==> flow/design.v <==
module BancodeRegistradores(Clock, Reg1, Reg2, RegEscrita, RegWrite, 
	Dado1, Dado2, EscreveDado, DadoNoRegDeEscrita, FP);
	input wire Clock, RegWrite;
	input wire [4:0] Reg1, Reg2, RegEscrita;
	input wire [31:0] EscreveDado;
	output wire [31:0] Dado1, Dado2, DadoNoRegDeEscrita, FP;
	reg [31:0] Registradores [31:0];
	integer primeiro = 1;
	always @(posedge Clock) begin
		if(primeiro == 1) begin
			Registradores[5'd31] <= 32'd0;  
			Registradores[5'd1] <= 32'd10;
			Registradores[5'd2] <= 32'd1;
			Registradores[5'd3] <= 32'd4;
			Registradores[5'd4] <= 32'd10;
			primeiro <= 2;
		end
		if ((RegWrite == 1) && (RegEscrita != 5'd31)) begin
			Registradores[RegEscrita] <= EscreveDado;
		end
	end
	assign DadoNoRegDeEscrita = Registradores[RegEscrita];	
	assign Dado1 = Registradores[Reg1];
	assign Dado2 = Registradores[Reg2];	
	assign FP = Registradores[5'd29];
endmodule 
# From RTL to reports: BancodeRegistradores
# What the tools print for BancodeRegistradores, step after step.
# Lines are those of the file above, counted from 1.
# Library cell names are shortened.
# Not given: --
# setup
top	BancodeRegistradores
clock	Clock
lib	sky130hd
corner	tt_025C_1v80

# After elaboration
# Yosys after proc, flatten, opt, wreduce and memory -nomap, before mapping. Enables and synchronous resets that opt folds into registers are not counted as muxes. Memory bits, and registers merged into a memory's read port (data or address), are not among the register bits. Print and check cells are not counted. Equal cells are merged and count once.
# Memory sizes are those after Yosys's memory passes, which may raise the word count (mostly to a power of two), join words into wider ones and drop unused or constant bits.
# op_classes
eq_ne	2
mux	4
reduce_logical	1
# ops
operator	count
32-bit 2-to-1 mux	1
5-bit != test (second input constant)	1
5-bit 2-to-1 mux	1
2-bit == test (second input constant)	1
1-bit 2-to-1 mux	2
1-bit logical AND	1
# bits
word_cells	9
reg_bits	2
ram_bits	1024
memories	1
# memory_table
name	size	word_bits	line_no	rtl
Registradores	32	32	7	reg [31:0] Registradores [31:0];

# Longest topological paths
# Depth = most cells in a row (Yosys ltp): at word level without a register or memory, in the mapped netlist without a sequential cell, where the memories' decode and read muxes count.
# logic_depth
ltp_word	3
ABC_AREA	0
ltp_mapped	8

# Synthesis result
# The flow's flattened synthesis, as Yosys stat reports it; memories are mapped. The netlist is that of the ABC_AREA named above (0 if unset); the other value can give another one.
# Totals and module areas in this step are rounded.
# synth_totals
sequential_area_um2	30800
area_um2	56900
ffs	1026
stdcells	4053
# types
type	count	type_area_um2
edfxtp_1	1026	3.08E+04
mux2i_1	1024	1.02E+04
mux4_2	256	5765.53
a22oi_1	320	2.4E+03
a22o_1	128	1.12E+03
nand3_1	193	965.926
a21oi_1	192	960.922
and2_1	125	782
nand2_1	197	739.459
clkbuf_1	156	585.562
buf_4	70	525.504
buf_2	95	475.456
a31oi_1	64	400.384
nor3_1	65	325.312
nand4_1	32	200.192
buf_6	16	180.173
nor2_1	36	135.13
buf_1	19	71.318
# Other cell types: 16; their cells: 39.

# Path before layout
# OpenSTA on the mapped netlist: ideal clock, no wires. The path of least setup slack (recovery checks aside). Input and output delay are each 20% of the period. Register names are those of the netlist, which keeps one name where synthesis merged equal registers.
# synth_timing
path_kind	in2reg
startpoint	input RegEscrita[0]
endpoint	memory Registradores[2][0]
driving_pins	4
n_path_buf	2
input_delay_ps	934
path_slack_ps	289
clock_period_ps	4670
path_delay_ps	3447
arrival_ps	3915
required_ps	4204
period_less_setup_slack_ps	4381
# "path_delay_ps" is the arrival time less input delay plus setup time.
# "driving_pins" counts driving pins, that of a launching flip-flop among them; a cell with two outputs on the path counts twice.
# "period_less_setup_slack_ps" is the clock period less the worst setup slack; recovery checks do not enter. This is arithmetic on one report: input and output delays are still those of the set period (20% each).
# Between the ends stands the longest chain of elaborated cells between them, by number of cells; it is not shown to be the way that was timed. Of several equally long chains one is given.
# Each line given opens the expression or statement behind the cell; cells for indexed reads and writes are added by Yosys, which also makes memories of some case tables.
# Only ways into the end's enable, where the timed path ends, are counted here.
# synth_between
cell_sequence	buf_2 > buf_4 > nand3b_1 > o21ai_0
elab_chain_len	3
cells_between	4
cone_classes	1 x eq/ne; 2 x mux; 1 x reduce/logical
# synth_lines
item	line_no	rtl
start, declared	4	input wire [4:0] Reg1, Reg2, RegEscrita;
5-bit != test	18	if ((RegWrite == 1) && (RegEscrita != 5'd31)) begin
1-bit logical AND	18
5-bit 2-to-1 mux	18
end, declared	7	reg [31:0] Registradores [31:0];

# Path in the finished layout
# From the final timing report of run A: the path of least setup slack in the routed layout; clock arrival at registers is part of the times.
# The report prints the path's times to 10 ps; the period is as set.
# layout_timing
path_kind	in2out
startpoint	input Reg1[2]
endpoint	output Dado1[10]
input_delay_ps	1250
required_ps	4990
path_slack_ps	820
arrival_ps	4170
out_delay_ps	1250
clock_period_ps	6240
driving_pins	9
n_path_buf	4
# Between the ends stands the longest chain of elaborated cells between them, by number of cells; it is not shown to be the way that was timed. Of several equally long chains one is given.
# The chain passes a memory read, where the word-level depth is cut; so it can be longer than that depth.
# layout_between
cell_sequence	clkdlybuf4s50_1 > nor2b_4 > buf_12 > buf_4 > a22o_1 > nor3_1 > a31oi_1 > nand3_1 > clkdlybuf4s50_1
elab_chain_len	1
cells_between	1
cone_classes	1 x memory
# layout_lines
item	line_no	rtl
start, declared	4	input wire [4:0] Reg1, Reg2, RegEscrita;
memory read 32 x 32 bit	7	reg [31:0] Registradores [31:0];
end, declared	6	output wire [31:0] Dado1, Dado2, DadoNoRegDeEscrita, FP;

# 2 stored runs of BancodeRegistradores in the flow (synthesis by Yosys, layout by OpenROAD, sky130hd cells), in arbitrary order. Constraints: input delay and output delay 20% of the set period each, output load 0.01 pF.
# "period_reached_ps" = clock period - worst setup slack. The figure is calculated, with input and output delays left at 20% of the set period.
# "critical_path_time_ps" is the time allowed to the run's worst setup path (the clock period less input and output delay, where it has them) less its slack. Clock arrival times count: a late capture clock shortens it, a late launch clock lengthens it.
# "power_uw": no workload was simulated; the value follows from the tool's default switching activity.
# "critical_path_time_ps" is known to 10 ps.
# Values from the reports are rounded here.
# Settings: . = not set for that run.
run name	period_ns	CORE_UTILIZATION	SETUP_SLACK_MARGIN	PLACE_DENSITY_LB_ADDON	CELL_PAD_IN_SITES_DETAIL_PLACEMENT	TNS_END_PERCENT	ABC_AREA	GPL_ROUTABILITY_DRIVEN	CTS_CLUSTER_SIZE	CAP_MARGIN	CORE_MARGIN	SLEW_MARGIN	tns_setup_ps	fin_util_pct	worstSetupSlack_ps	power_uw	critical_path_time_ps	critical_path_kind	fin_hold_ws_ps	ys_area_um2	dieArea_um2	period_reached_ps
run A	6.24	15	0.79	0.11	2	90	0	0	99	30	2	20	0	18.9	822	18500	2920	in2out	952	56900	385000	5418
run B	5.41	40	0.98	.	.	.	.	.	.	20	2	20	0	47.7	990	19700	2260	in2out	836	56900	145000	4420
